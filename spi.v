==> flow/design.v <==
`timescale 1ns / 1ps
module spi (
    input        clk,            
    input        reset,          
    input  [7:0] data_in,        
    input        load_data,      
    output       done_send,      
    output       spi_clk,        
    output reg   spi_data        
);
    parameter IDLE = 2'b00;
    parameter SEND = 2'b01;
    parameter DONE = 2'b10;
    reg [1:0] state = IDLE;
    reg [2:0] clk_div = 0;
    wire ce = (state == SEND);
    assign spi_clk = clk_div[2] & ce;
    always @(posedge clk) begin
        if (reset)
            clk_div <= 0;
        else if (ce)
            clk_div <= clk_div + 1;
    end
    reg [2:0] bit_cnt = 0;
    reg [7:0] shift_reg = 8'b0;
    reg done_flag = 0;
    assign done_send = done_flag;
    always @(posedge clk) begin
        if (reset) begin
            state <= IDLE;
            bit_cnt <= 0;
            done_flag <= 0;
            spi_data <= 0;
        end else begin
            case (state)
                IDLE: begin
                    done_flag <= 0;
                    if (load_data) begin
                        shift_reg <= data_in;
                        bit_cnt <= 7;
                        state <= SEND;
                    end
                end
                SEND: begin
                    if (clk_div == 3'b100) begin   
                        spi_data <= shift_reg[bit_cnt];
                        if (bit_cnt == 0) begin
                            state <= DONE;
                        end else begin
                            bit_cnt <= bit_cnt - 1;
                        end
                    end
                end
                DONE: begin
                    done_flag <= 1;
                    if (!load_data)
                        state <= IDLE;
                end
            endcase
        end
    end
endmodule
# --- Tool chain data of spi ---
# Tool output for the design above, in the order of the flow.
# Line numbers count from 1 in the design file above.
# Operators carry their Yosys type and port widths (W data, S select, Z words).
# Cell names lack the library's common part.
inputs:
  top_module: "spi"
  clock_port: "clk"
  lib: "sky130hd"
  lib_corner: "tt_025C_1v80"

# --- Word level ---
# Source: Yosys, flattened and elaborated, memories not mapped. Widths are those after wreduce. Registers that Yosys merges into a memory's read port (data or address) are not register bits. Print and check cells do not count. Equal cells are merged and count once.
classes:
  n_addsub: 2
  equal: 8
  shift: 1
  muxes: 10
  bitwise: 2
  n_reduce_logical: 9
ops:
  columns: ["cell", "count"]
  rows:
  - ["$ne A2 B2 Y1 const B", 5]
  - ["$mux W3", 3]
  - ["$shiftx A8 B3 Y1", 1]
  - ["$mux W2", 4]
  - ["$pmux W3 S2", 1]
  - ["$pmux W2 S3", 1]
  - ["$reduce_and A5 Y1", 1]
  - ["$reduce_bool A2 Y1", 2]
  - ["$reduce_and A4 Y1", 1]
  - ["$add A3 B1 Y3 const B", 1]
  - ["$sub A3 B1 Y3 const B", 1]
  - ["$eq A3 B3 Y1 const B", 1]
  - ["$logic_not A3 Y1", 1]
  - ["$reduce_and A3 Y1", 1]
  - ["$reduce_bool A3 Y1", 1]
  - ["$eq A2 B1 Y1 const B", 1]
  - ["$eq A2 B2 Y1 const B", 1]
  - ["$logic_not A2 Y1", 1]
  - ["$reduce_and A2 Y1", 1]
  - ["$pmux W1 S2", 1]
  - ["$and A1 B1 Y1", 1]
  - ["$not A1 Y1", 1]
bits:
  reg_bits: 18
  in_bits: 11
  out_inout_bits: 3
  word_cells: 38

# --- Depth ---
# Longest topological path by Yosys (ltp), each cell counted once; first at word level (registers and memories cut), then after technology mapping (sequential cells cut; the memories' decode and read muxes count).
depth:
  depth_word: 4
  ABC_AREA: 0
  depth_mapped: 7
  depth_no_buf: 6

# --- Netlist ---
# The flow's flattened synthesis, as Yosys stat reports it; memories are mapped. The netlist is that of the ABC_AREA named above (0 if unset); the other value can give another one.
# The area totals of this step are shown rounded.
mapped:
  cells: 84
  area_um2: 920
  seqArea_um2: 440
  ff_cells: 18
by_type:
  columns: ["type", "count"]
  rows:
  - ["edfxtp_1", 8]
  - ["dfxtp_1", 10]
  - ["ha_1", 8]
  - ["mux2i_1", 5]
  - ["nor2_1", 10]
  - ["inv_1", 8]
  - ["a2111oi_4", 1]
  - ["a211oi_1", 3]
  - ["nor4_4", 1]
  - ["nand2_1", 5]
  - ["nor2b_1", 3]
  - ["nor3_1", 3]
  - ["nand2b_4", 1]
  - ["mux2_2", 1]
  - ["a21oi_1", 2]
  - ["nand3_1", 2]
  - ["a2111oi_0", 1]
  - ["and3b_1", 1]
# Not listed: further types 11, cells in them 11.

# --- Timing after synthesis ---
# Path of least setup slack by OpenSTA after synthesis, without wires, with an ideal clock, recovery checks aside; 20% of the period is set as input and as output delay. Where synthesis merged equal registers, the netlist keeps one of their names.
synth_path:
  kind: "flip-flop to flip-flop"
  from: "register bit_cnt[0]"
  to: "register bit_cnt[2]"
  tclk_ps: 1580
  t_first_pin_ps: 0
  arrival_time_ps: 1463
  setup_slack_ps: 0
  path_delay_ps: 1580
  driving_pins: 8
  path_buffers: 1
  synth_period_reached_ps: 1580
# "path_delay_ps" is the arrival time less input delay plus setup time.
# "driving_pins" counts driving pins, that of a launching flip-flop among them; a cell with two outputs on the path counts twice.
# "synth_period_reached_ps" is the clock period less the worst setup slack; recovery checks do not enter. This is arithmetic on one report: input and output delays are still those of the set period (20% each).
# The rows between start and end are the longest chain of elaborated cells between them; the timing report does not say that the signal goes this way. Where chains are equally long, one stands for them.
# Each line given opens the expression or statement behind the cell; cells for indexed reads and writes are added by Yosys, which also makes memories of some case tables.
# A register here has more assigning lines than the two given.
synth_between:
  path_cell_list: "dfxtp_1 buf_2 inv_1 ha_1 and3b_1 nor4_4 mux2i_1 nand2_1"
  elab_chain_cells: 4
  cone_cells: 7
  cone_lines: 4
  cone_classes: "add/sub (1); eq/ne (1); mux (3); reduce/logical (2)"
synth_lines:
  columns: ["item", "line_no", "rtl"]
  rows:
  - ["start, declared", 24, "reg [2:0] bit_cnt = 0;"]
  - ["start, assigned", 31, "bit_cnt <= 0;"]
  - ["start, assigned", 50, "bit_cnt <= bit_cnt - 1;"]
  - ["$sub A3 B1 Y3", 50, null]
  - ["$mux W3", 47, "if (bit_cnt == 0) begin"]
  - ["$mux W3", 45, "if (clk_div == 3'b100) begin"]
  - ["$pmux W3 S2", 35, "case (state)"]
  - ["end, assigned", 31, null]
  - ["end, assigned", 50, null]
  - ["end, declared", 24, null]

# --- Worst path after layout ---
# Path of least setup slack in the final report of entry A (OpenROAD, finished layout, wires in). Where an end is a register, its clock arrival counts in the times.
# The report prints the path's times to 10 ps; the period is as set.
layout_path:
  kind: "flip-flop to flip-flop"
  from: "register state[1]"
  to: "register state[1]"
  tclk_ps: 1550
  t_first_pin_ps: 290
  arrival_time_ps: 1730
  setup_slack_ps: 20
  driving_pins: 7
  path_buffers: 0
# The rows between start and end are the longest chain of elaborated cells between them; the timing report does not say that the signal goes this way. Where chains are equally long, one stands for them.
# A register here has more assigning lines than the two given.
layout_between:
  path_cell_list: "dfxtp_2 inv_2 ha_4 a21boi_4 a2111oi_4 mux2i_1 nor2_1"
  elab_chain_cells: 3
  cone_cells: 10
  cone_classes: "eq/ne (6); mux (1); reduce/logical (3)"
layout_lines:
  columns: ["item", "line_no", "rtl"]
  rows:
  - ["start, declared", 14, "reg [1:0] state = IDLE;"]
  - ["start, assigned", 30, "state <= IDLE;"]
  - ["start, assigned", 41, "state <= SEND;"]
  - ["$eq A2 B2 Y1", 35, "case (state)"]
  - ["$reduce_bool A3 Y1", null, null]
  - ["$reduce_and A5 Y1", null, null]
  - ["end, assigned", 30, null]
  - ["end, assigned", 41, null]
  - ["end, declared", 14, null]

Ticket comment

Record of 2 stored runs of the RTL-to-layout flow on spi, platform sky130hd. The runs are unordered. Constraints: input delay and output delay 20% of the set period each, output load 0.01 pF.
"achieved_period_ps" is the run's clock period less its worst setup slack. It is reckoned from that one timing run; input and output delays stay at 20% of the period that was set.
By "worst_path_ps" is meant the share of the clock period that the worst setup path is allowed (20% is reserved at inputs, 20% at outputs), minus its slack. Clock arrival times at its registers enter into it.
"worst_path_ps" is given in steps of 10 ps.
Results are given in rounded form.

--- entry A ---
==> flow/run.sh <==
#!/bin/bash
# the make line also repeats the synthesis and layout settings of config.mk as NAME=value (left out here)
make -C /OpenROAD-flow-scripts/flow DESIGN_CONFIG=/design/flow/config.mk WORK_HOME=/design/flow/orfs CLKGATE_MAP_FILE= finish
==> flow/config.mk <==
export PLATFORM = sky130hd
export DESIGN_NAME = spi
export DESIGN_NICKNAME = spi
export VERILOG_FILES = /design/flow/design.v
export SDC_FILE = /design/flow/constraint.sdc
export NUM_CORES = 4
export LEC_CHECK = 0
export CAP_MARGIN = 20
export CORE_MARGIN = 7
export CORE_UTILIZATION = 56
export CTS_CLUSTER_DIAMETER = 23
export CTS_CLUSTER_SIZE = 53
export GPL_ROUTABILITY_DRIVEN = 0
export MIN_ROUTING_LAYER = met1
export SLEW_MARGIN = 10
==> flow/constraint.sdc <==
create_clock -name core_clock -period 1.55 [get_ports {clk}]
set_input_delay 0.3100 -clock core_clock [delete_from_list [all_inputs] [get_ports {clk}]]
set_output_delay 0.3100 -clock core_clock [all_outputs]
set_load 0.01 [all_outputs]

==> results, as YAML <==
results:
  ws_hold_ps: 500
  worst_path_ps: 1530
  path_kind: "flip-flop to flip-flop"
  synthesis_area_um2: 920
  final_setup_ws_ps: 22
  design.die.area_um2: 3000
  utilization_pct: 83
  achieved_period_ps: 1528

--- entry B ---
==> flow/run.sh <==
#!/bin/bash
# the make line also repeats the synthesis and layout settings of config.mk as NAME=value (left out here)
make -C /OpenROAD-flow-scripts/flow DESIGN_CONFIG=/design/flow/config.mk WORK_HOME=/design/flow/orfs CLKGATE_MAP_FILE= finish
==> flow/config.mk <==
export PLATFORM = sky130hd
export DESIGN_NAME = spi
export DESIGN_NICKNAME = spi
export VERILOG_FILES = /design/flow/design.v
export SDC_FILE = /design/flow/constraint.sdc
export NUM_CORES = 4
export LEC_CHECK = 0
export ABC_AREA = 0
export CAP_MARGIN = 35
export CORE_MARGIN = 2
export CORE_UTILIZATION = 43
export CTS_CLUSTER_DIAMETER = 211
export SLEW_MARGIN = 20
==> flow/constraint.sdc <==
create_clock -name core_clock -period 2.8 [get_ports {clk}]
set_input_delay 0.5600 -clock core_clock [delete_from_list [all_inputs] [get_ports {clk}]]
set_output_delay 0.5600 -clock core_clock [all_outputs]
set_load 0.01 [all_outputs]

==> results, as YAML <==
results:
  ws_hold_ps: 500
  worst_path_ps: 1920
  path_kind: "flip-flop to output port"
  synthesis_area_um2: 920
  final_setup_ws_ps: 320
  design.die.area_um2: 2500
  utilization_pct: 56
  achieved_period_ps: 2483
